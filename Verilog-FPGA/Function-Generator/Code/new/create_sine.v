==> flow/design.v <==
`timescale 1ns / 1ps
module create_sine(input clock,input [11:0] maximum,input [11:0] minimum,
output reg [11:0] waveform);
reg [11:0] sine [0:99];
integer i;
integer amplitude;
initial begin
    i = 0;
    sine[0] = 62;
    sine[1] = 66;
    sine[2] = 70;
    sine[3] = 74;
    sine[4] = 77;
    sine[5] = 81;
    sine[6] = 85;
    sine[7] = 88;
    sine[8] = 92;
    sine[9] = 95;
    sine[10] = 98;
    sine[11] = 102;
    sine[12] = 104;
    sine[13] = 107;
    sine[14] = 110;
    sine[15] = 112;
    sine[16] = 114;
    sine[17] = 116;
    sine[18] = 118;
    sine[19] = 120;
    sine[20] = 121;
    sine[21] = 122;
    sine[22] = 123;
    sine[23] = 124;
    sine[24] = 124;
    sine[25] = 124;
    sine[26] = 124;
    sine[27] = 124;
    sine[28] = 123;
    sine[29] = 122;
    sine[30] = 121;
    sine[31] = 120;
    sine[32] = 118;
    sine[33] = 116;
    sine[34] = 114;
    sine[35] = 112;
    sine[36] = 110;
    sine[37] = 107;
    sine[38] = 104;
    sine[39] = 102;
    sine[40] = 98;
    sine[41] = 95;
    sine[42] = 92;
    sine[43] = 88;
    sine[44] = 85;
    sine[45] = 81;
    sine[46] = 77;
    sine[47] = 74;
    sine[48] = 70;
    sine[49] = 66;
    sine[50] = 62;
    sine[51] = 58;
    sine[52] = 54;
    sine[53] = 50;
    sine[54] = 47;
    sine[55] = 43;
    sine[56] = 39;
    sine[57] = 36;
    sine[58] = 32;
    sine[59] = 29;
    sine[60] = 26;
    sine[61] = 22;
    sine[62] = 20;
    sine[63] = 17;
    sine[64] = 14;
    sine[65] = 12;
    sine[66] = 10;
    sine[67] = 8;
    sine[68] = 6;
    sine[69] = 4;
    sine[70] = 3;
    sine[71] = 2;
    sine[72] = 1;
    sine[73] = 0;
    sine[74] = 0;
    sine[75] = 0;
    sine[76] = 0;
    sine[77] = 0;
    sine[78] = 1;
    sine[79] = 2;
    sine[80] = 3;
    sine[81] = 4;
    sine[82] = 6;
    sine[83] = 8;
    sine[84] = 10;
    sine[85] = 12;
    sine[86] = 14;
    sine[87] = 17;
    sine[88] = 20;
    sine[89] = 22;
    sine[90] = 26;
    sine[91] = 29;
    sine[92] = 32;
    sine[93] = 36;
    sine[94] = 39;
    sine[95] = 43;
    sine[96] = 47;
    sine[97] = 50;
    sine[98] = 54;
    sine[99] = 58;
end
always @(*) begin
    amplitude = (maximum-minimum)/124; 
end
always @(posedge clock) begin
    waveform <= (sine[i]*amplitude) + minimum;
    i <= (i == 99) ? 0 : (i+ 1);   
end
endmodule
# Tool chain data of create_sine
# Tool output for the design above, in the order of the flow.
# Lines are those of the file above, counted from 1.
# Operators: Yosys type, input widths -> output width; for muxes data width and select width s.
# Cell names lack the library's common part.
# The mark n/a stands for no value.
# setup
top	create_sine
clock	clock
cell_library	sky130hd
corner	tt_025C_1v80

# After elaboration
# Source: Yosys, flattened and elaborated, memories not mapped. Widths are those after wreduce; folded enables and synchronous resets count as part of the registers. Registers that Yosys merges into a memory's read port (data or address) are not register bits. Print and check cells do not count. Equal cells are merged and count once.
# Memory sizes are those after Yosys's memory passes, which may raise the word count (mostly to a power of two), join words into wider ones and drop unused or constant bits.
# bits
regBits	44
n_memories	1
wordCells	9
rom_bits	700
output_inout_bits	12
inputBits	25
# op_classes
equal	1
add_sub_neg	3
div_mod_pow	1
multipliers	1
# mem_list
name	words	width	read_ports	wr	line	text
sine	100	7	1	0	4	reg [11:0] sine [0:99];
# ops
cell	count
$mul 12x32->12	1
$div 32x7->32 const B	1
$add 32x2->32 const B	1
$eq 32x8->1 const B	1
$sub 12x12->13	1
$add 12x12->12	1

# Depth
# Depth = most cells in a row (Yosys ltp): at word level without a register or memory, in the mapped netlist without a sequential cell, where the memories' decode and read muxes count.
# logic_depth
depth_word	4
ABC_AREA	0
depth_mapped	36
depth_no_buf	34

# Netlist
# Source: synth_stat.txt of the flow (Yosys; design flattened, memories mapped). It holds for the ABC_AREA given above (unset counts as 0); a run with the other value may have another netlist.
# The area totals of this step are shown rounded.
# mapped
stdcells	713
buf_cells	29
mapped_area_um2	5740
flip_flops	44
seqArea_um2	881
# types
type	count	area_total_um2
dfxtp_1	44	880.845
fa_1	42	840.806
ha_1	59	738.208
xnor2_1	46	402.886
inv_1	88	330.317
nand2_1	86	322.81
a21oi_1	36	180.173
nor2_1	39	146.39
o21ai_0	28	140.134
nand3_1	21	105.101
a211oi_1	13	97.594
xor2_1	9	78.826
a31oi_1	11	68.816
nand4_1	11	68.816
o211ai_1	9	67.565
clkbuf_1	17	63.811
and3_1	10	62.56
nor3_1	11	55.053
# Not listed: further types 61, cells in them 133.

# Worst setup path after synthesis
# Source: OpenSTA report_checks on the synthesized netlist (no wires, ideal clock, input and output delay 20% of the period each), path of least setup slack; recovery checks are left aside. Register names are those of the netlist, which keeps one name where synthesis merged equal registers.
# synth_path
path_kind	input-to-reg
start	in maximum[0]
end	reg waveform[11]
t_arrival_ps	9756
tclk_ps	13100
n_path_buf	2
input_delay_ps	2620
setup_ps	72
t_first_pin_ps	2620
required_ps	13028
stages	34
setup_slack_ps	3272
delay_ps	7208
period_less_setup_slack_ps	9828
# "delay_ps" = arrival - input delay + setup time.
# "stages" counts driving pins, that of a launching flip-flop among them; a cell with two outputs on the path counts twice.
# "period_less_setup_slack_ps" is the clock period less the worst setup slack; recovery checks do not enter. This is arithmetic on one report: input and output delays are still those of the set period (20% each).
# Between the ends stands the longest chain of elaborated cells between them, by number of cells; it is not shown to be the way that was timed. Of several equally long chains one is given.
# A line is the first line of the expression or statement that the cell stems from. Yosys adds cells for indexed reads and writes and turns some case tables into memories.
# synth_via
path_cell_list	inv_1 > ha_1 > fa_1 > nand2b_1 > a2111oi_0 > a221oi_2 > o21a_1 > buf_2 > or3_1 > and2_1 > buf_6 > a31o_1 > and2_1 > a311oi_1 > mux2i_1 > o32a_1 > fa_1 > fa_1 > inv_1 > ha_1 > ha_1 > ha_1 > ha_1 > fa_1 > a21oi_1 > nor2_1 > nor2_1 > o21bai_1 > a21oi_1 > o21bai_1 > a21oi_1 > xnor2_1 > xnor2_1 > xnor2_1
elab_chain_cells	4
cone_cells	4
lines_between	2
cone_classes	2 x add/sub; 1 x mul; 1 x div
# synth_lines
element	line	text
from (decl)	2	module create_sine(input clock,input [11:0] maximum,input [11:0] minimum,
$sub 12x12->13	111	amplitude = (maximum-minimum)/124;
$div 32x7->32	111
$mul 12x32->12	114	waveform <= (sine[i]*amplitude) + minimum;
$add 12x12->12	114
to (assign)	114
to (decl)	3	output reg [11:0] waveform);

Ticket comment

create_sine on sky130hd: 2 stored runs with different settings, listed in no order. Input and output delays are each 20% of the period that was set; the output load is 0.01 pF.

Flow run A, flow files:
==> flow/run.sh <==
#!/bin/bash
# the make line also repeats the synthesis and layout settings of config.mk as NAME=value (left out here)
make -C /OpenROAD-flow-scripts/flow DESIGN_CONFIG=/design/flow/config.mk WORK_HOME=/design/flow/orfs CLKGATE_MAP_FILE= finish
==> flow/config.mk <==
export PLATFORM = sky130hd
export DESIGN_NAME = create_sine
export DESIGN_NICKNAME = create_sine
export VERILOG_FILES = /design/flow/design.v
export SDC_FILE = /design/flow/constraint.sdc
export NUM_CORES = 4
export LEC_CHECK = 0
export CAP_MARGIN = 25
export CELL_PAD_IN_SITES_DETAIL_PLACEMENT = 2
export CORE_MARGIN = 4
export CORE_UTILIZATION = 43
export CTS_CLUSTER_SIZE = 78
export MAX_ROUTING_LAYER = met4
export PLACE_DENSITY_LB_ADDON = 0.2
export SLEW_MARGIN = 5
export TNS_END_PERCENT = 50
==> flow/constraint.sdc <==
create_clock -name core_clock -period 7.15 [get_ports {clock}]
set_input_delay 1.4300 -clock core_clock [delete_from_list [all_inputs] [get_ports {clock}]]
set_output_delay 1.4300 -clock core_clock [all_outputs]
set_load 0.01 [all_outputs]

Flow run A: did not finish, placement stopped with DPL-0033

Flow run B, flow files:
==> flow/run.sh <==
#!/bin/bash
# the make line also repeats the synthesis and layout settings of config.mk as NAME=value (left out here)
make -C /OpenROAD-flow-scripts/flow DESIGN_CONFIG=/design/flow/config.mk WORK_HOME=/design/flow/orfs CLKGATE_MAP_FILE= finish
==> flow/config.mk <==
export PLATFORM = sky130hd
export DESIGN_NAME = create_sine
export DESIGN_NICKNAME = create_sine
export VERILOG_FILES = /design/flow/design.v
export SDC_FILE = /design/flow/constraint.sdc
export NUM_CORES = 4
export LEC_CHECK = 0
export CAP_MARGIN = 20
export CELL_PAD_IN_SITES_DETAIL_PLACEMENT = 2
export CORE_MARGIN = 2
export CORE_UTILIZATION = 43
export CTS_CLUSTER_DIAMETER = 356
export CTS_CLUSTER_SIZE = 36
export PLACE_DENSITY = 0.73
export SETUP_SLACK_MARGIN = -0.8
export SLEW_MARGIN = 10
==> flow/constraint.sdc <==
create_clock -name core_clock -period 8.69 [get_ports {clock}]
set_input_delay 1.7380 -clock core_clock [delete_from_list [all_inputs] [get_ports {clock}]]
set_output_delay 1.7380 -clock core_clock [all_outputs]
set_load 0.01 [all_outputs]

Flow run B: did not finish, placement stopped with DPL-0033
