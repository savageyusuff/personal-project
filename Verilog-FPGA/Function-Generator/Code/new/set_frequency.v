==> flow/design.v <==
`timescale 1ns / 1ps
module set_frequency(input clk_4hz,input [4:0] placeValue,
output reg [16:0] frequency = 1000,output reg [27:0] frequency_selection = 500);
integer one = 0,ten = 0,hundred = 0,thousand = 1;
always@(posedge clk_4hz) begin
    case(placeValue)
    4'b0001: one = (one==9)?0:(one+1);
    4'b0010: ten = (ten==9)?0:(ten+1);
    4'b0100: hundred = (hundred==9)?0:(hundred+1);
    4'b1000: thousand = (thousand==8)?0:(thousand+1);
    default;
    endcase
end
always@(*) begin
    frequency = (thousand*1000) + (hundred*100) + (ten*10) + one;
    frequency_selection = 100000000/(200*frequency);
end
endmodule
---- From RTL to reports: set_frequency ----
What the tools print for set_frequency, step after step.
Line numbers count from 1 in the design file above.
A cell with - has no value.
design
  top module .............................. set_frequency
  clock input ............................. clk_4hz
  library ................................. sky130hd
  library corner .......................... tt_025C_1v80

---- Elaborated design ----
Yosys after proc, flatten, opt, wreduce and memory -nomap, before mapping. Enables and synchronous resets that opt folds into registers are not counted as muxes. Memory bits, and registers merged into a memory's read port (data or address), are not among the register bits. Print and check cells are not counted. Equal cells are merged and count once.
operators by class
  add/subtract/negate cells ............... 7
  multiply operators ...................... 4
  eq/ne operators ......................... 8
  div/mod/pow operators ................... 1
operators by type and width
  cell                                                   count
  divider 27 x 32 -> 32 bit (first input constant)       1
  multiplier 32 x 8 -> 14 bit (second input constant)    1
  multiplier 32 x 6 -> 15 bit (second input constant)    1
  adder 32 x 2 -> 32 bit (second input constant)         4
  multiplier 32 x 4 -> 16 bit (second input constant)    1
  equality test 32 x 5 -> 1 bit (second input constant)  4
  multiplier 5 x 17 -> 22 bit (first input constant)     1
  adder 17 bit                                           3
  equality test 5 x 1 -> 1 bit (second input constant)   1
  equality test 5 x 2 -> 1 bit (second input constant)   1
  equality test 5 x 3 -> 1 bit (second input constant)   1
  equality test 5 x 4 -> 1 bit (second input constant)   1
storage and ports
  input port bits ......................... 6
  register bits ........................... 128
  output and inout bits ................... 45
  elaborated cells ........................ 24

---- Longest topological paths ----
Depth = most cells in a row (Yosys ltp): at word level without a register or memory, in the mapped netlist without a sequential cell, where the memories' decode and read muxes count.
depth
  depth after elaboration ................. 6
  ABC_AREA ................................ 0
  gate-level depth with buffers ........... 437
  mapped depth without buffers ............ 409

---- Synthesis result ----
The flow's flattened synthesis, as Yosys stat reports it; memories are mapped. The netlist is that of the ABC_AREA named above (0 if unset); the other value can give another one.
The area totals of this step are shown rounded.
mapped netlist
  flip-flops .............................. 128
  sequential area ......................... 3840 µm²
  buffer cells ............................ 89
  standard cells after synthesis .......... 4550
  mapped area ............................. 35100 µm²
cells by type
  cell                       count  total area (µm²)
  sky130_fd_sc_hd__ha_1      557    6.97E+03
  sky130_fd_sc_hd__edfxtp_1  128    3.84E+03
  sky130_fd_sc_hd__xnor2_1   325    2846.48
  sky130_fd_sc_hd__nor2_1    473    1.78E+03
  sky130_fd_sc_hd__a21oi_1   333    1.67E+03
  sky130_fd_sc_hd__fa_1      81     1.62E+03
  sky130_fd_sc_hd__nand2_1   387    1.45E+03
  sky130_fd_sc_hd__mux2_2    118    1.33E+03
  sky130_fd_sc_hd__inv_1     327    1.23E+03
  sky130_fd_sc_hd__o21ai_0   244    1.22E+03
  sky130_fd_sc_hd__xor2_1    112    980.941
  sky130_fd_sc_hd__a21o_1    123    923.386
  sky130_fd_sc_hd__o21a_1    115    863.328
  sky130_fd_sc_hd__nand3_1   123    615.59
  sky130_fd_sc_hd__nand2b_1  78     487.968
  sky130_fd_sc_hd__nor3_1    88     440.422
  sky130_fd_sc_hd__nand4_1   63     394.128
  sky130_fd_sc_hd__a211oi_1  47     352.838
Other cell types: 93; their cells: 828.

---- Timing after synthesis ----
Path of least setup slack by OpenSTA after synthesis, without wires, with an ideal clock, recovery checks aside; 20% of the period is set as input and as output delay. Where synthesis merged equal registers, the netlist keeps one of their names.
timing path after synthesis
  path kind ............................... register to output
  start ................................... register thousand[2]
  end ..................................... output frequency_selection[0]
  clock period ............................ 164.0 ns
  delay of the path ....................... 81.420 ns
  setup slack ............................. 49.780 ns
  data arrival time ....................... 81.420 ns
  stages .................................. 420
  path buffers ............................ 39
  required time ........................... 131.200 ns
  time at the first pin ................... 0.000 ns
  external output delay ................... 32.800 ns
  synthesis period reached ................ 114.22 ns
"delay of the path" = arrival - input delay + setup time.
A path that ends at an output port has no setup time.
"stages": output pins that drive a net of the path, with the launching flip-flop's if there is one; two outputs of one cell count as two.
"synthesis period reached" is the clock period less the worst setup slack; recovery checks do not enter. This is arithmetic on one report: input and output delays are still those of the set period (20% each).
The rows between start and end are the longest chain of elaborated cells between them; the timing report does not say that the signal goes this way. Where chains are equally long, one stands for them.
Each line given opens the expression or statement behind the cell; cells for indexed reads and writes are added by Yosys, which also makes memories of some case tables.
on the way, after synthesis
  cell sequence ........................... sky130_fd_sc_hd__edfxtp_1 > sky130_fd_sc_hd__inv_1 > sky130_fd_sc_hd__fa_1 > sky130_fd_sc_hd__inv_1 > sky130_fd_sc_hd__ha_1 > sky130_fd_sc_hd__inv_1 > sky130_fd_sc_hd__fa_1 > sky130_fd_sc_hd__fa_1 > sky130_fd_sc_hd__inv_1 > sky130_fd_sc_hd__ha_1 > sky130_fd_sc_hd__xor2_1 > sky130_fd_sc_hd__fa_1 > sky130_fd_sc_hd__inv_1 > sky130_fd_sc_hd__fa_1 > sky130_fd_sc_hd__inv_1 > sky130_fd_sc_hd__ha_1 > sky130_fd_sc_hd__o21a_1 > sky130_fd_sc_hd__o21ai_0 > (+384 left out) > sky130_fd_sc_hd__o21ai_0 > sky130_fd_sc_hd__nand2b_1 > sky130_fd_sc_hd__a21oi_1 > sky130_fd_sc_hd__nor2b_1 > sky130_fd_sc_hd__o21ai_0 > sky130_fd_sc_hd__nand2b_1 > sky130_fd_sc_hd__a21oi_1 > sky130_fd_sc_hd__nor2b_1 > sky130_fd_sc_hd__o21ai_0 > sky130_fd_sc_hd__nand2b_1 > sky130_fd_sc_hd__a21oi_1 > sky130_fd_sc_hd__nor2b_1 > sky130_fd_sc_hd__o21ai_0 > sky130_fd_sc_hd__nand2b_1 > sky130_fd_sc_hd__a21oi_1 > sky130_fd_sc_hd__o21ai_0 > sky130_fd_sc_hd__a211oi_1 > sky130_fd_sc_hd__o2111ai_1
  cells in the longest elaborated chain ... 6
  elaborated cells on any way between the ends .. 6
  source lines of those cells ............. 2
  classes of those cells .................. add/sub: 3; mul: 2; div: 1
ends and longest elaborated chain, after synthesis
  what                         RTL line  source
  from (decl)                  4         integer one = 0,ten = 0,hundred = 0,thousand = 1;
  from (assign)                10        4'b1000: thousand = (thousand==8)?0:(thousand+1);
  multiplier 32 x 8 -> 14 bit  15        frequency = (thousand*1000) + (hundred*100) + (ten*10) + one;
  adder 17 bit (3 in a row)    15
  multiplier 5 x 17 -> 22 bit  16        frequency_selection = 100000000/(200*frequency);
  divider 27 x 32 -> 32 bit    16
  to (decl)                    3         output reg [16:0] frequency = 1000,output reg [27:0] frequency_selection = 500);
Nets of the timed path that keep an RTL name, with a line that drives or declares them; the list need not be complete.
nets with RTL names, path after synthesis
  net                      RTL line
  frequency[10]            15
  frequency_selection[27]  16
  frequency_selection[25]  16
  frequency_selection[23]  16
  frequency_selection[20]  16

---- Path in the finished layout ----
Path of least setup slack in the final report of stored run 1 (OpenROAD, finished layout, wires in). Where an end is a register, its clock arrival counts in the times.
timing path after layout
  path kind ............................... register to output
  start ................................... register thousand[6]
  end ..................................... output frequency_selection[0]
  stages .................................. 387
  external output delay ................... 24.00 ns
  setup slack ............................. 11.84 ns
  clock period ............................ 120.0 ns
  required time ........................... 96.00 ns
  data arrival time ....................... 84.16 ns
  path buffers ............................ 11
  time at the first pin ................... 0.43 ns
The rows between start and end are the longest chain of elaborated cells between them; the timing report does not say that the signal goes this way. Where chains are equally long, one stands for them.
on the way, after layout
  cell sequence ........................... sky130_fd_sc_hd__edfxtp_1 > sky130_fd_sc_hd__inv_1 > sky130_fd_sc_hd__fa_1 > sky130_fd_sc_hd__fa_1 > sky130_fd_sc_hd__inv_1 > sky130_fd_sc_hd__fa_1 > sky130_fd_sc_hd__inv_1 > sky130_fd_sc_hd__fa_1 > sky130_fd_sc_hd__inv_1 > sky130_fd_sc_hd__ha_1 > sky130_fd_sc_hd__inv_1 > sky130_fd_sc_hd__xnor2_1 > sky130_fd_sc_hd__fa_1 > sky130_fd_sc_hd__fa_1 > sky130_fd_sc_hd__inv_1 > sky130_fd_sc_hd__ha_1 > sky130_fd_sc_hd__a21o_1 > sky130_fd_sc_hd__a21oi_1 > (+351 left out) > sky130_fd_sc_hd__nand2b_1 > sky130_fd_sc_hd__a21oi_1 > sky130_fd_sc_hd__nor2b_1 > sky130_fd_sc_hd__o21ai_0 > sky130_fd_sc_hd__nand2b_1 > sky130_fd_sc_hd__a21oi_1 > sky130_fd_sc_hd__nor2b_1 > sky130_fd_sc_hd__o21ai_0 > sky130_fd_sc_hd__nand2b_1 > sky130_fd_sc_hd__a21oi_1 > sky130_fd_sc_hd__nor2b_1 > sky130_fd_sc_hd__o21ai_0 > sky130_fd_sc_hd__nand2b_1 > sky130_fd_sc_hd__a21oi_1 > sky130_fd_sc_hd__o21ai_0 > sky130_fd_sc_hd__a211oi_1 > sky130_fd_sc_hd__o2111ai_1 > sky130_fd_sc_hd__clkdlybuf4s50_1
  cells in the longest elaborated chain ... 6
  elaborated cells on any way between the ends .. 6
  source lines of those cells ............. 2
  classes of those cells .................. add/sub: 3; mul: 2; div: 1
ends and longest elaborated chain, after layout
  what                         RTL line  source
  from (decl)                  4         integer one = 0,ten = 0,hundred = 0,thousand = 1;
  from (assign)                10        4'b1000: thousand = (thousand==8)?0:(thousand+1);
  multiplier 32 x 8 -> 14 bit  15        frequency = (thousand*1000) + (hundred*100) + (ten*10) + one;
  adder 17 bit (3 in a row)    15
  multiplier 5 x 17 -> 22 bit  16        frequency_selection = 100000000/(200*frequency);
  divider 27 x 32 -> 32 bit    16
  to (decl)                    3         output reg [16:0] frequency = 1000,output reg [27:0] frequency_selection = 500);

# Flow runs of set_frequency

set_frequency through Yosys and OpenROAD on sky130hd: 2 stored runs, unordered, with their settings and measured results. The constraints put input and output delay at 20% of the set period each and load the outputs with 0.01 pF.
Values from the reports are rounded here.

======== stored run 1 ========
==> flow/run.sh <==
#!/bin/bash
# the make line also repeats the synthesis and layout settings of config.mk as NAME=value (left out here)
make -C /OpenROAD-flow-scripts/flow DESIGN_CONFIG=/design/flow/config.mk WORK_HOME=/design/flow/orfs CLKGATE_MAP_FILE= finish
==> flow/config.mk <==
export PLATFORM = sky130hd
export DESIGN_NAME = set_frequency
export DESIGN_NICKNAME = set_frequency
export VERILOG_FILES = /design/flow/design.v
export SDC_FILE = /design/flow/constraint.sdc
export NUM_CORES = 4
export LEC_CHECK = 0
export CAP_MARGIN = 20
export CORE_MARGIN = 2
export CORE_UTILIZATION = 40
export SETUP_SLACK_MARGIN = 5.0
export SLEW_MARGIN = 20
==> flow/constraint.sdc <==
create_clock -name core_clock -period 120.0 [get_ports {clk_4hz}]
set_input_delay 24.0000 -clock core_clock [delete_from_list [all_inputs] [get_ports {clk_4hz}]]
set_output_delay 24.0000 -clock core_clock [all_outputs]
set_load 0.01 [all_outputs]

-------- measured, stored run 1 --------
  worst setup slack after layout .......... 11.8 ns
  Yosys chip area after synthesis ......... 35100 µm²
  utilization of the finished layout ...... 0.442
  std-cell area (final layout) ............ 38400 µm²
  overall die area ........................ 90100 µm²
  total negative setup slack .............. 0.000 ns

======== stored run 2 ========
==> flow/run.sh <==
#!/bin/bash
# the make line also repeats the synthesis and layout settings of config.mk as NAME=value (left out here)
make -C /OpenROAD-flow-scripts/flow DESIGN_CONFIG=/design/flow/config.mk WORK_HOME=/design/flow/orfs CLKGATE_MAP_FILE= finish
==> flow/config.mk <==
export PLATFORM = sky130hd
export DESIGN_NAME = set_frequency
export DESIGN_NICKNAME = set_frequency
export VERILOG_FILES = /design/flow/design.v
export SDC_FILE = /design/flow/constraint.sdc
export NUM_CORES = 4
export LEC_CHECK = 0
export CAP_MARGIN = 20
export CELL_PAD_IN_SITES_GLOBAL_PLACEMENT = 1
export CORE_MARGIN = 9
export CORE_UTILIZATION = 70
export GPL_TIMING_DRIVEN = 1
export PLACE_DENSITY_LB_ADDON = 0.22
export SETUP_SLACK_MARGIN = 5.0
export SLEW_MARGIN = 35
export TNS_END_PERCENT = 35
==> flow/constraint.sdc <==
create_clock -name core_clock -period 202.0 [get_ports {clk_4hz}]
set_input_delay 40.4000 -clock core_clock [delete_from_list [all_inputs] [get_ports {clk_4hz}]]
set_output_delay 40.4000 -clock core_clock [all_outputs]
set_load 0.01 [all_outputs]

-------- stored run 2 --------
  no results, placement failed with FLW-0024
