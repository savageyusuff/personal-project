==> flow/design.v <==
`timescale 1ns / 1ps
module display_7segment(input sevenSegClk,input [2:0] mode,
input [1:0] waveform,
input [11:0] minimum,input [11:0] maximum,
input [6:0] duty,input [16:0] frequency,output reg [11:0] segSeven);
    reg [1:0] count;
    integer first;
    integer second;
    integer third;
    integer forth;
    reg [11:0] value7segment [0:63];
   integer amplitude_ones,maxCase_ones,minCase_ones;
   integer amplitude_tens,maxCase_tens,minCase_tens;
   integer frequency_one,frequency_ten,frequency_hundred,frequency_thousand;
   integer dutyCycle_one,dutyCycle_ten;
    initial begin
    value7segment[0] = 12'hEF7; 
    value7segment[1] = 12'hDF7; 
    value7segment[2] = 12'hBF7; 
    value7segment[3] = 12'h7F7; 
    value7segment[4] = 12'hFFF; 
    value7segment[5] = 12'hEC0; 
    value7segment[6] = 12'hEF9; 
    value7segment[7] = 12'hEA4; 
    value7segment[8] = 12'hEB0; 
    value7segment[9] = 12'hE99; 
    value7segment[10] = 12'hE92; 
    value7segment[11] = 12'hE82; 
    value7segment[12] = 12'hEF8; 
    value7segment[13] = 12'hE80; 
    value7segment[14] = 12'hE98; 
    value7segment[15] = 12'hDC0; 
    value7segment[16] = 12'hDF9; 
    value7segment[17] = 12'hDA4; 
    value7segment[18] = 12'hDB0; 
    value7segment[19] = 12'hD99; 
    value7segment[20] = 12'hD92; 
    value7segment[21] = 12'hD82; 
    value7segment[22] = 12'hDF8; 
    value7segment[23] = 12'hD80; 
    value7segment[24] = 12'hD98; 
    value7segment[25] = 12'hBC0; 
    value7segment[26] = 12'hBF9; 
    value7segment[27] = 12'hBA4; 
    value7segment[28] = 12'hBB0; 
    value7segment[29] = 12'hB99; 
    value7segment[30] = 12'hB92; 
    value7segment[31] = 12'hB82; 
    value7segment[32] = 12'hBF8; 
    value7segment[33] = 12'hB80; 
    value7segment[34] = 12'hB98; 
    value7segment[35] = 12'hB40; 
    value7segment[36] = 12'hB79; 
    value7segment[37] = 12'hB24; 
    value7segment[38] = 12'hB30; 
    value7segment[39] = 12'hEC1; 
    value7segment[40] = 12'h788; 
    value7segment[41] = 12'hE88; 
    value7segment[42] = 12'h789; 
    value7segment[43] = 12'h7C7; 
    value7segment[44] = 12'h78E ; 
    value7segment[45] = 12'h79C; 
    value7segment[46] = 12'h7A1; 
    value7segment[47] = 12'hBA7; 
    value7segment[48] = 12'hB19; 
    value7segment[49] = 12'hB12; 
    value7segment[50] = 12'hB02; 
    value7segment[51] = 12'hB78; 
    value7segment[52] = 12'hB00; 
    value7segment[53] = 12'hB18; 
    value7segment[54] = 12'h7C0; 
    value7segment[55] = 12'h7F9; 
    value7segment[56] = 12'h7A4; 
    value7segment[57] = 12'h7B0; 
    value7segment[58] = 12'h799; 
    value7segment[59] = 12'h792; 
    value7segment[60] = 12'h782; 
    value7segment[61] = 12'h7F8; 
    value7segment[62] = 12'h780; 
    value7segment[63] = 12'h798; 
    end
    always @(*) begin
        amplitude_ones = ((maximum-minimum)/124)%10;
        minCase_ones = ((minimum)/124)%10;
        maxCase_ones = ((maximum)/124)%10;
        amplitude_tens = ((maximum-minimum)/124)/10;
        minCase_tens = ((minimum)/124)/10;
        maxCase_tens = ((maximum)/124)/10;
        frequency_one = frequency%10;
        frequency_ten = (frequency/10)%10;
        frequency_hundred = (frequency/100)%10;
        frequency_thousand = frequency/1000;
        dutyCycle_one = duty%10;
        dutyCycle_ten = duty/10;
    end
    always @(*) begin
        case(mode)
            3'b000:begin 
                first = 39;
                forth = 40;
                case(amplitude_ones)
                    0: second = 15;
                    1: second = 16;
                    2: second = 17;
                    3: second = 18;
                    4: second = 19;
                    5: second = 20;
                    6: second = 21;
                    7: second = 22;
                    8: second = 23;
                    9: second = 24;
                   default: second = 1;
                endcase
                case(amplitude_tens)
                    0: third = 35;
                    1: third = 36;
                    2: third = 37;
                    3: third = 38;
                    default: third = 2;
                endcase
            end
            3'b001:begin 
                first = 39;
                forth = 43;
                case(minCase_ones)
                    0: second = 15;
                    1: second = 16;
                    2: second = 17;
                    3: second = 18;
                    4: second = 19;
                    5: second = 20;
                    6: second = 21;
                    7: second = 22;
                    8: second = 23;
                    9: second = 24;
                   default: second = 1;
                endcase
                case(minCase_tens)
                    0: third = 35;
                    1: third = 36;
                    2: third = 37;
                    3: third = 38;
                    default: third = 2;
                endcase
            end
            3'b010:begin 
                first = 39;
                forth = 42;
                case(maxCase_ones)
                    0: second = 15;
                    1: second = 16;
                    2: second = 17;
                    3: second = 18;
                    4: second = 19;
                    5: second = 20;
                    6: second = 21;
                    7: second = 22;
                    8: second = 23;
                    9: second = 24;
                   default: second = 1;
                endcase
                case(maxCase_tens)
                    0: third = 35;
                    1: third = 36;
                    2: third = 37;
                    3: third = 38;
                    default: third = 2;
                endcase
            end
            3'b011:begin 
              case(frequency_thousand)
                    0:forth= 54;
                    1:forth= 55;
                    2:forth= 56;
                    3:forth= 57;
                    4:forth= 58;
                    5:forth= 59;
                    6:forth= 60;
                    7:forth= 61;
                    8:forth= 62;
                    default: forth = 4; 
              endcase
              case(frequency_hundred)
                  0: third= 25;
                  1: third= 26;
                  2: third= 27;
                  3: third= 28;
                  4: third= 29;
                  5: third= 30;
                  6: third= 31;
                  7: third= 32;
                  8: third= 33;
                  9: third= 34;
                  default: third= 4;
              endcase
              case(frequency_ten)
                  0: second = 15;
                  1: second = 16;
                  2: second = 17;
                  3: second = 18;
                  4: second = 19;
                  5: second = 20;
                  6: second = 21;
                  7: second = 22;
                  8: second = 23;
                  9: second = 24;
                  default: second = 4;
              endcase
              case(frequency_one)
                  0:first = 5;
                  1:first = 6;
                  2:first = 7;
                  3:first = 8;
                  4:first = 9;
                  5:first = 10;
                  6:first = 11;
                  7:first = 12;
                  8:first = 13;
                  9:first = 14;
                  default: first = 4;
              endcase
            end
            3'b100:begin 
                    first = 0;
                    second = 1;
                    third = 2;
                    forth = 3;                
            end
            3'b101:begin 
                    first = 0;
                    second = 1;
                    third = 2;
                    forth = 3;                
            end
            3'b110:begin 
             if(waveform == 1) begin
                forth = 47;
                third = 46;
                 case(dutyCycle_ten)
                     0: second = 15;
                     1: second = 16;
                     2: second = 17;
                     3: second = 18;
                     4: second = 19;
                     5: second = 20;
                     6: second = 21;
                     7: second = 22;
                     8: second = 23;
                     9: second = 24;
                     default: second = 4;
                 endcase
                 case(dutyCycle_one)
                     0:first = 5;
                     1:first = 6;
                     2:first = 7;
                     3:first = 8;
                     4:first = 9;
                     5:first = 10;
                     6:first = 11;
                     7:first = 12;
                     8:first = 13;
                     9:first = 14;
                     default: first = 4;
                 endcase                          
              end
              else begin
                  first = 0;
                  second = 1;
                  third = 2;
                  forth = 3;   
              end
            end
            3'b111:begin 
                    first = 39;
                    forth = 45;
                    case(minCase_ones)
                        0: second = 15;
                        1: second = 16;
                        2: second = 17;
                        3: second = 18;
                        4: second = 19;
                        5: second = 20;
                        6: second = 21;
                        7: second = 22;
                        8: second = 23;
                        9: second = 24;
                       default: second = 1;
                    endcase
                    case(minCase_tens)
                        0: third = 35;
                        1: third = 36;
                        2: third = 37;
                        3: third = 38;
                        default: third = 2;
                    endcase
            end
            default:begin
                    first = 0;
                    second = 1;
                    third = 2;
                    forth = 3;                    
            end
        endcase
    end
    always@(posedge sevenSegClk)begin
        count <= count +1;
    end
    always@(count)begin
        case(count)
            2'b00: segSeven  = value7segment[first];
            2'b01: segSeven  = value7segment[second];
            2'b10: segSeven  = value7segment[third];
            2'b11: segSeven  = value7segment[forth];
        endcase
    end
endmodule
Reports on display_7segment
The steps from the RTL of display_7segment to its reports follow in flow order.
Lines are those of the file above, counted from 1.
Operators carry their Yosys type and port widths (W data, S select, Z words).
Library cell names are shortened.
{"block": "setup", "top": "display_7segment", "clock_port": "sevenSegClk", "library": "sky130hd", "pvt_corner": "tt_025C_1v80"}

Word level
Counts by Yosys on the flattened word-level netlist (proc, flatten, opt, wreduce; memories kept). Register bits leave out memories and registers merged into their read ports (data or address); mux counts leave out enables and synchronous resets folded into registers. Print and check cells are left out.
Memory sizes are those after Yosys's memory passes, which may raise the word count (mostly to a power of two), join words into wider ones and drop unused or constant bits.
{"block": "bits", "regBits": 2, "romBits": 1568, "memories": 11, "input_bits": 54, "output_inout_bits": 12, "elab_cells": 90}
{"block": "classes", "add_sub_neg": 2, "div": 17, "n_eq": 20, "mux": 22, "reduce_and_logical": 17}
{"block": "mem_list", "memory": "value7segment", "size": 64, "width": 12, "rd": 4, "wr": 0, "line": 11, "text": "reg [11:0] value7segment [0:63];"}
{"block": "mem_list", "memory": "(name not given)", "size": 16, "width": 6, "rd": 1, "wr": 0, "line": 171, "text": "case(frequency_thousand)"}
{"block": "mem_list", "memory": "(name not given)", "size": 16, "width": 6, "rd": 1, "wr": 0, "line": 183, "text": "case(frequency_hundred)"}
{"block": "mem_list", "memory": "(name not given)", "size": 16, "width": 5, "rd": 1, "wr": 0, "line": 101, "text": "case(amplitude_ones)"}
{"block": "mem_list", "memory": "(name not given)", "size": 16, "width": 5, "rd": 1, "wr": 0, "line": 125, "text": "case(minCase_ones)"}
{"block": "mem_list", "memory": "(name not given)", "size": 16, "width": 5, "rd": 1, "wr": 0, "line": 149, "text": "case(maxCase_ones)"}
Further memories, not shown: 5.
{"block": "op_table", "op": "$mod A32 B4 Y32 const B", "n": 5}
{"block": "op_table", "op": "$div A12 B7 Y32 const B", "n": 2}
{"block": "op_table", "op": "$div A32 B4 Y32 const B", "n": 3}
{"block": "op_table", "op": "$div A17 B10 Y32 const B", "n": 1}
{"block": "op_table", "op": "$logic_not A28 Y1", "n": 9}
{"block": "op_table", "op": "$div A17 B7 Y32 const B", "n": 1}
{"block": "op_table", "op": "$div A32 B7 Y32 const B", "n": 1}
{"block": "op_table", "op": "$eq A32 B2 Y1 const B", "n": 6}
{"block": "op_table", "op": "$div A17 B4 Y32 const B", "n": 1}
{"block": "op_table", "op": "$mod A17 B4 Y32 const B", "n": 1}
{"block": "op_table", "op": "$div A7 B4 Y32 const B", "n": 1}
{"block": "op_table", "op": "$mod A7 B4 Y32 const B", "n": 1}
{"block": "op_table", "op": "$eq A32 B1 Y1 const B", "n": 3}
{"block": "op_table", "op": "$logic_not A32 Y1", "n": 3}
{"block": "op_table", "op": "$pmux W6 S4", "n": 4}
{"block": "op_table", "op": "$mux W6", "n": 14}
{"block": "op_table", "op": "$pmux W6 S7", "n": 2}
{"block": "op_table", "op": "$pmux W12 S4", "n": 1}
{"block": "op_table", "op": "$pmux W6 S6", "n": 1}
{"block": "op_table", "op": "$sub A12 B12 Y13", "n": 1}
{"block": "op_table", "op": "$eq A3 B3 Y1 const B", "n": 4}
{"block": "op_table", "op": "$eq A3 B2 Y1 const B", "n": 2}
{"block": "op_table", "op": "$eq A2 B1 Y1 const B", "n": 2}
{"block": "op_table", "op": "$eq A2 B2 Y1 const B", "n": 2}
{"block": "op_table", "op": "$reduce_or A2 Y1", "n": 2}
{"block": "op_table", "op": "$reduce_or A4 Y1", "n": 1}
{"block": "op_table", "op": "$eq A3 B1 Y1 const B", "n": 1}
{"block": "op_table", "op": "$logic_not A3 Y1", "n": 1}
Other operator kinds: 2; their cells: 2.

Longest topological paths
Longest topological path by Yosys (ltp), each cell counted once; first at word level (registers and memories cut), then after technology mapping (sequential cells cut; the memories' decode and read muxes count).
{"block": "logic_depth", "depth_word": 6, "ABC_AREA": 0, "depth_mapped": 54, "ltp_nobuf": 46}

Synthesis result
Source: synth_stat.txt of the flow (Yosys; design flattened, memories mapped). It holds for the ABC_AREA given above (unset counts as 0); a run with the other value may have another netlist.
{"block": "types", "cell_type": "ha_1", "n": 86, "area_total_um2": 1.08E+03}
{"block": "types", "cell_type": "nand2_1", "n": 266, "area_total_um2": 998.458}
{"block": "types", "cell_type": "o21ai_0", "n": 186, "area_total_um2": 930.893}
{"block": "types", "cell_type": "nor2_1", "n": 237, "area_total_um2": 889.603}
{"block": "types", "cell_type": "a21oi_1", "n": 177, "area_total_um2": 885.85}
{"block": "types", "cell_type": "xnor2_1", "n": 77, "area_total_um2": 674.397}
{"block": "types", "cell_type": "nand3_1", "n": 104, "area_total_um2": 520.499}
{"block": "types", "cell_type": "mux2i_1", "n": 50, "area_total_um2": 500.48}
{"block": "types", "cell_type": "nor3_1", "n": 95, "area_total_um2": 475.456}
{"block": "types", "cell_type": "inv_1", "n": 125, "area_total_um2": 469.2}
{"block": "types", "cell_type": "clkbuf_1", "n": 97, "area_total_um2": 364.099}
{"block": "types", "cell_type": "a211oi_1", "n": 48, "area_total_um2": 360.346}
{"block": "types", "cell_type": "o211ai_1", "n": 48, "area_total_um2": 360.346}
{"block": "types", "cell_type": "a31oi_1", "n": 51, "area_total_um2": 319.056}
{"block": "types", "cell_type": "mux2_2", "n": 25, "area_total_um2": 281.52}
{"block": "types", "cell_type": "o31ai_1", "n": 33, "area_total_um2": 247.738}
{"block": "types", "cell_type": "o21a_1", "n": 32, "area_total_um2": 240.23}
{"block": "types", "cell_type": "and3_1", "n": 35, "area_total_um2": 218.96}
Not listed: further types 99, cells in them 766.
{"block": "synth_totals", "cells": 2538, "mapped_area_um2": 15810.2, "flip_flops": 2, "n_buf": 158}

Path before layout
Source: OpenSTA report_checks on the synthesized netlist (no wires, ideal clock, input and output delay 20% of the period each), path of least setup slack; recovery checks are left aside. Register names are those of the netlist, which keeps one name where synthesis merged equal registers.
{"block": "synth_timing", "kind": "input port to output port", "startpoint": "input frequency[16]", "endpoint": "output segSeven[1]", "tclk_ps": 28900, "out_delay_ps": 5780, "t_first_pin_ps": 5780, "arrival_ps": 17036, "t_required_ps": 23120, "slack_ps": 6084, "path_delay_ps": 11256, "path_stages": 52, "n_path_buf": 10, "period_less_setup_slack_ps": 22816}
"path_delay_ps" = arrival - input delay + setup time.
A path that ends at an output port has no setup time.
"path_stages" counts driving pins, that of a launching flip-flop among them; a cell with two outputs on the path counts twice.
"period_less_setup_slack_ps" is the clock period less the worst setup slack; recovery checks do not enter. This is arithmetic on one report: input and output delays are still those of the set period (20% each).
The rows between start and end are the longest chain of elaborated cells between them; the timing report does not say that the signal goes this way. Where chains are equally long, one stands for them.
Each line given opens the expression or statement behind the cell; cells for indexed reads and writes are added by Yosys, which also makes memories of some case tables.
A memory read counts as a cell of the chain, while the word-level depth stops at memories.
{"block": "synth_via", "cell_sequence": "buf_2 -> buf_4 -> buf_2 -> buf_2 -> buf_4 -> buf_2 -> clkbuf_1 -> a211oi_1 -> a21oi_1 -> ha_1 -> o31a_1 -> or3_1 -> buf_2 -> nand2_1 -> o21ai_0 -> o21ai_1 -> o311a_2 -> a21oi_2 -> [16 not listed] -> nor3_1 -> o221a_2 -> a211oi_1 -> or2_0 -> buf_2 -> nor4b_4 -> xnor2_1 -> ha_1 -> o21ai_0 -> a211oi_1 -> o311ai_1 -> inv_1 -> ha_1 -> or2_2 -> a21boi_0 -> o21ai_0 -> a32oi_1 -> o21bai_1", "elab_chain_len": 7, "cone_cells": 24, "cone_lines": 11, "cone_classes": "div: 6; mux: 9; reduce/logical: 4; memory: 5"}
{"block": "synth_lines", "item": "start: declaration", "line": 5, "text": "input [6:0] duty,input [16:0] frequency,output reg [11:0] segSeven);"}
{"block": "synth_lines", "item": "$div A17 B7 Y32", "line": 91, "text": "frequency_hundred = (frequency/100)%10;"}
{"block": "synth_lines", "item": "$mod A32 B4 Y32", "line": 91}
{"block": "synth_lines", "item": "$mem_v2 Z16 W6", "line": 183, "text": "case(frequency_hundred)"}
{"block": "synth_lines", "item": "$mux W6", "line": 183}
{"block": "synth_lines", "item": "$pmux W6 S6", "line": 97, "text": "case(mode)"}
{"block": "synth_lines", "item": "$mem_v2 Z64 W12", "line": 11, "text": "reg [11:0] value7segment [0:63];"}
{"block": "synth_lines", "item": "$pmux W12 S4", "line": 309, "text": "case(count)"}
{"block": "synth_lines", "item": "end: declaration", "line": 5}

Path in the finished layout
Path of least setup slack in the final report of run 1 (OpenROAD, finished layout, wires in). Where an end is a register, its clock arrival counts in the times.
The path's times are printed in steps of 10 ps; the period is the one set.
{"block": "layout_timing", "kind": "input port to output port", "startpoint": "input frequency[13]", "endpoint": "output segSeven[0]", "tclk_ps": 14000, "out_delay_ps": 2800, "t_first_pin_ps": 2800, "arrival_ps": 13450, "t_required_ps": 11200, "slack_ps": -2250, "path_stages": 55, "n_path_buf": 15}
The rows between start and end are the longest chain of elaborated cells between them; the timing report does not say that the signal goes this way. Where chains are equally long, one stands for them.
A memory read counts as a cell of the chain, while the word-level depth stops at memories.
{"block": "layout_via", "cell_sequence": "buf_8 -> buf_6 -> buf_8 -> buf_8 -> buf_8 -> or2_4 -> a211oi_2 -> a21oi_1 -> ha_1 -> o31a_1 -> or3_1 -> buf_6 -> buf_4 -> o211ai_1 -> a211oi_2 -> a211o_1 -> or3_4 -> a32o_2 -> [19 not listed] -> ha_4 -> inv_2 -> a32oi_2 -> buf_4 -> o31ai_4 -> nand4_4 -> o41ai_4 -> nand2_2 -> a211oi_4 -> buf_6 -> buf_6 -> buf_6 -> buf_8 -> mux2i_1 -> nand2_1 -> a31o_2 -> mux2i_1 -> buf_2", "elab_chain_len": 7, "cone_cells": 24, "cone_lines": 11, "cone_classes": "div: 6; mux: 9; reduce/logical: 4; memory: 5"}
{"block": "layout_lines", "item": "start: declaration", "line": 5, "text": "input [6:0] duty,input [16:0] frequency,output reg [11:0] segSeven);"}
{"block": "layout_lines", "item": "$div A17 B7 Y32", "line": 91, "text": "frequency_hundred = (frequency/100)%10;"}
{"block": "layout_lines", "item": "$mod A32 B4 Y32", "line": 91}
{"block": "layout_lines", "item": "$mem_v2 Z16 W6", "line": 183, "text": "case(frequency_hundred)"}
{"block": "layout_lines", "item": "$mux W6", "line": 183}
{"block": "layout_lines", "item": "$pmux W6 S6", "line": 97, "text": "case(mode)"}
{"block": "layout_lines", "item": "$mem_v2 Z64 W12", "line": 11, "text": "reg [11:0] value7segment [0:63];"}
{"block": "layout_lines", "item": "$pmux W12 S4", "line": 309, "text": "case(count)"}
{"block": "layout_lines", "item": "end: declaration", "line": 5}

Wiki page: display_7segment / flow data

Stored flow runs of display_7segment (2 of them; Yosys, OpenROAD, sky130hd). They differ in their settings and are not a sequence. Constraints: input delay and output delay 20% of the set period each, output load 0.01 pF.
"worst_path_time_ps" means the part of the period allowed to the worst setup path (the constraints hold back 20% at inputs and 20% at outputs) less its slack; where the path has registers, the arrival times of their clocks count too.
"worst_path_time_ps" is known to 10 ps.

{"run": "run 1", "settings": { "period_ns": 14.0, "CORE_UTILIZATION": 34, "PLACE_DENSITY": 0.38, "CORE_ASPECT_RATIO": 1.11, "CORE_MARGIN": 4, "CELL_PAD_IN_SITES_GLOBAL_PLACEMENT": 3, "GPL_TIMING_DRIVEN": 0, "CTS_CLUSTER_DIAMETER": 303, "CAP_MARGIN": 20, "SLEW_MARGIN": 20 }, "results": { "finish.stdcell_area_um2": 20308.2, "final_setup_tns_ps": -25524, "design_die_area_um2": 50019.0, "synthesis_area_um2": 15810.2, "fin_ws_ps": -2248, "worst_path_time_ps": 10650, "timing.worst_path_kind": "input port to output port", "fin_util_pct": 44.6 }}
{"run": "run 2", "settings": { "period_ns": 21.2, "CORE_UTILIZATION": 65, "CAP_MARGIN": 20, "CORE_MARGIN": 2, "SLEW_MARGIN": 20 }, "results": { "worst_path_time_ps": 12220, "timing.worst_path_kind": "input port to output port", "final_setup_tns_ps": 0, "design_die_area_um2": 25587.2, "finish.stdcell_area_um2": 16947.5, "fin_ws_ps": 498, "synthesis_area_um2": 15810.2, "fin_util_pct": 70.3 }}
